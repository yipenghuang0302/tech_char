==> flow/design.v <==
module cam_word(
clk,
reset,
read,
dec_read_index,
write,
dec_write_index,
write_data,
search,
search_data,
search_results,
read_results,
read_value
); 
input clk;
input reset;
input read;
input dec_read_index;
input write;
input dec_write_index;
input [31:0] write_data;
input search;
input [31:0] search_data;
output search_results;
output read_results;
output [31:0] read_value;
logic [31:0] data_i;
logic [31:0] data_o;
logic valid_i;
logic valid_o;
logic search_results_logic;
logic read_results_logic;
logic [31:0] data_i_logic;
logic valid_i_logic; 
FF #(.WIDTH(32)) data_ff (clk, data_i, data_o);
FF valid_ff (clk, valid_i, valid_o);
assign read_value = data_o;
assign read_results = read_results_logic;
assign search_results = search_results_logic;
assign data_i = data_i_logic;
assign valid_i = valid_i_logic;
always_comb begin
	if (search == 1'b1 && search_data == data_o) begin
		search_results_logic = 1'b1;
	end else begin
		search_results_logic = 1'b0;
	end
	if (read && dec_read_index && valid_o) begin
		read_results_logic = 1'b1;
	end else begin
		read_results_logic = 1'b0;
	end
	if (reset == 1'b1) begin
		valid_i_logic = 1'b0;
		data_i_logic = 32'd0;
	end else if(dec_write_index == 1'b1 && write) begin
		data_i_logic = write_data;
		valid_i_logic = 1'b1;
	end else begin
		data_i_logic = data_o;
                valid_i_logic = valid_o;
	end	
end
endmodule
module FF #(parameter WIDTH = 1) 
( 
 input clk, 
 input [WIDTH - 1 : 0] data_i, 
 output [WIDTH - 1 : 0] data_o 
); 
 reg [WIDTH - 1: 0] data; 
 always_ff @(posedge clk) begin 
 data <= data_i; 
 end 
 assign data_o = data; 
endmodule
### Reports on cam_word

What the tools print for cam_word, step after step.
Line numbers count from 1 in the design file above.
Cell names lack the library's common part.
Not given: --

| design | value |
|---|---|
| design top | cam_word |
| clock | clk |
| library | sky130hd |
| library corner | tt_025C_1v80 |

### After elaboration

Source: Yosys, flattened and elaborated, memories not mapped. Widths are those after wreduce; folded enables and synchronous resets count as part of the registers. Registers that Yosys merges into a memory's read port (data or address) are not register bits. Print and check cells do not count. Equal cells are merged and count once.

| bit counts | value |
|---|---|
| flip-flop bits (word level) | 33 |

| cells by class | value |
|---|---|
| eq/ne operators | 1 |
| mux-type cells | 2 |
| reductions and logical operators | 4 |

Operators by type and width:

| kind | count |
|---|---|
| equality test 32 bit | 1 |
| logical AND 1 bit | 4 |
| 2-to-1 mux 1 bit | 2 |

### Depth

Depth = most cells in a row (Yosys ltp): at word level without a register or memory, in the mapped netlist without a sequential cell, where the memories' decode and read muxes count.

| logic depth | value |
|---|---|
| depth after elaboration | 3 |
| ABC_AREA | 0 |
| gate-level depth with buffers | 5 |

### Netlist

Yosys stat after the flow's synthesis: flattened, memories mapped to cells. It holds for the ABC_AREA given above (unset counts as 0); a run with the other value may have another netlist.
The area totals of this step are shown rounded.

Cells by type:

| cell type | count | area in all (um^2) |
|---|---|---|
| dfxtp_1 | 33 | 660.634 |
| xor2_1 | 31 | 271.51 |
| nand2_1 | 65 | 243.984 |
| a21oi_1 | 32 | 160.154 |
| nor4_1 | 7 | 43.792 |
| buf_2 | 5 | 25.024 |
| clkbuf_1 | 4 | 15.014 |
| nand3_1 | 2 | 10.01 |
| nor3_2 | 1 | 10.01 |
| xnor2_1 | 1 | 8.758 |
| buf_1 | 2 | 7.507 |
| nor2_1 | 2 | 7.507 |
| and2_1 | 1 | 6.256 |
| and3_1 | 1 | 6.256 |
| nand4_1 | 1 | 6.256 |
| nor3_1 | 1 | 5.005 |

| mapped netlist | value |
|---|---|
| flip-flops | 33 |
| buffer cells | 11 |
| synthesis area | 1490 um^2 |
| cells in the netlist | 189 |

By module: a second synthesis without flattening, with its own total; a netlist apart from the flattened one above.

| unflattened totals | value |
|---|---|
| cell total of the unflattened synthesis | 189 |
| area (unflattened synthesis) | 1490 um^2 |

Each row is one instance without its submodules.

Modules:

| module | sequential area (um^2) | times used | area (um^2) | cells |
|---|---|---|---|---|
| cam_word | 0.0 | 1 | 827 | 156 |
| FF #(WIDTH=32) | 641 | 1 | 641 | 32 |
| FF | 20.0 | 1 | 20.0 | 1 |

### Worst setup path after synthesis

Path of least setup slack by OpenSTA after synthesis, without wires, with an ideal clock, recovery checks aside; 20% of the period is set as input and as output delay. Where synthesis merged equal registers, the netlist keeps one of their names.

| timing path post-synthesis | value |
|---|---|
| path type | input -> output |
| from | input search_data[10] |
| to | output search_results |
| time at the first pin | 0.658 ns |
| path slack | 1.208 ns |
| arrival time | 1.424 ns |
| stages | 4 |
| output delay | 0.658 ns |
| path delay | 0.766 ns |
| required time | 2.632 ns |
| external input delay | 0.658 ns |
| period | 3.29 ns |
| synthesis period reached | 2.082 ns |

"path delay" = arrival - input delay + setup time.
A path that ends at an output port has no setup time.
"stages" counts driving pins, that of a launching flip-flop among them; a cell with two outputs on the path counts twice.
"synthesis period reached" is the clock period less the worst setup slack; recovery checks do not enter. This is arithmetic on one report: input and output delays are still those of the set period (20% each).
The rows between start and end are the longest chain of elaborated cells between them; the timing report does not say that the signal goes this way. Where chains are equally long, one stands for them.
A line is the first line of the expression or statement that the cell stems from. Yosys adds cells for indexed reads and writes and turns some case tables into memories.

| between the ends, post-synthesis | value |
|---|---|
| cell sequence | xor2_1 -> nor4_1 -> nand4_1 -> nor3_2 |
| length of the longest elaborated chain | 3 |
| elaborated cells on any way between the ends | 3 |
| source lines of those cells | 1 |
| those cells by class | eq/ne (1); mux (1); reduce/logical (1) |

Ends and longest elaborated chain, post-synthesis:

| element | RTL line | text |
|---|---|---|
| start, declared | 23 | `input [31:0] search_data;` |
| equality test 32 bit | 43 | `if (search == 1'b1 && search_data == data_o) begin` |
| logical AND 1 bit | 43 |  |
| 2-to-1 mux 1 bit | 43 |  |
| end, declared | 24 | `output search_results;` |

### Timing after layout

Path of least setup slack in the final report of job 1 (OpenROAD, finished layout, wires in). Where an end is a register, its clock arrival counts in the times.

| timing path after layout | value |
|---|---|
| path type | register -> output |
| from | register data_ff.data[18] |
| to | output search_results |
| path slack | -0.39 ns |
| output delay | 0.30 ns |
| time at the first pin | 0.28 ns |
| period | 1.52 ns |
| stages | 7 |
| required time | 1.22 ns |
| arrival time | 1.60 ns |

The rows between start and end are the longest chain of elaborated cells between them; the timing report does not say that the signal goes this way. Where chains are equally long, one stands for them.

| between the ends, after layout | value |
|---|---|
| cell sequence | dfxtp_2 -> xor2_2 -> nor4_2 -> buf_4 -> nand3_2 -> nor3_2 -> buf_2 |
| length of the longest elaborated chain | 3 |
| elaborated cells on any way between the ends | 3 |
| source lines of those cells | 1 |
| those cells by class | eq/ne (1); mux (1); reduce/logical (1) |

Ends and longest elaborated chain, after layout:

| element | RTL line | text |
|---|---|---|
| start, declared | 71 | `reg [WIDTH - 1: 0] data;` |
| start, assigned | 73 | `data <= data_i;` |
| equality test 32 bit | 43 | `if (search == 1'b1 && search_data == data_o) begin` |
| logical AND 1 bit | 43 |  |
| 2-to-1 mux 1 bit | 43 |  |
| end, declared | 24 | `output search_results;` |

Hand-over note for cam_word

Top module cam_word; platform sky130hd; tools Yosys and OpenROAD; 2 stored runs in no particular order. Input and output delays are each 20% of the period that was set; the output load is 0.01 pF.
By "achieved period" is meant the clock period of the run minus its worst setup slack. This is arithmetic on one report: input and output delays are still those of the set period (20% each).
By "critical path time" is meant the share of the clock period that the worst setup path is allowed (20% is reserved at inputs, 20% at outputs), minus its slack. Clock arrival times at its registers enter into it.
"power consumption": no workload was simulated; the value follows from the tool's default switching activity.
The measured numbers are rounded.
Among the settings, . means not set for that run.

| item | job 1 | job 2 |
|---|---|---|
| period_ns | 1.52 | 1.18 |
| CORE_UTILIZATION | 33 | 21 |
| CAP_MARGIN | 20 | 20 |
| CORE_MARGIN | 2 | 2 |
| SLEW_MARGIN | 20 | 0 |
| HOLD_SLACK_MARGIN | . | 0.2 |
| CORE_ASPECT_RATIO | . | 0.64 |
| CELL_PAD_IN_SITES_DETAIL_PLACEMENT | . | 2 |
| TNS_END_PERCENT | . | 70 |
| ABC_AREA | . | 1 |
| CTS_CLUSTER_SIZE | . | 82 |
| standard-cell area after layout (um^2) | 3000 | 3240 |
| worst hold slack after layout (ns) | 0.469 | 0.472 |
| setup slack of the critical path (ns) | -0.389 | -0.518 |
| utilization of the finished layout | 0.689 | 0.41 |
| achieved period (ns) | 1.909 | 1.698 |
| critical path time (ns) | 1.60 | 1.46 |
| worst path kind | register -> output | register -> output |
| full die area (um^2) | 5060 | 8810 |
| power consumption (W) | 0.00212 | 0.0033 |
| netlist area reported by Yosys (um^2) | 1490 | 1690 |
| total negative slack (ns) | -0.389 | -0.518 |

End of note.
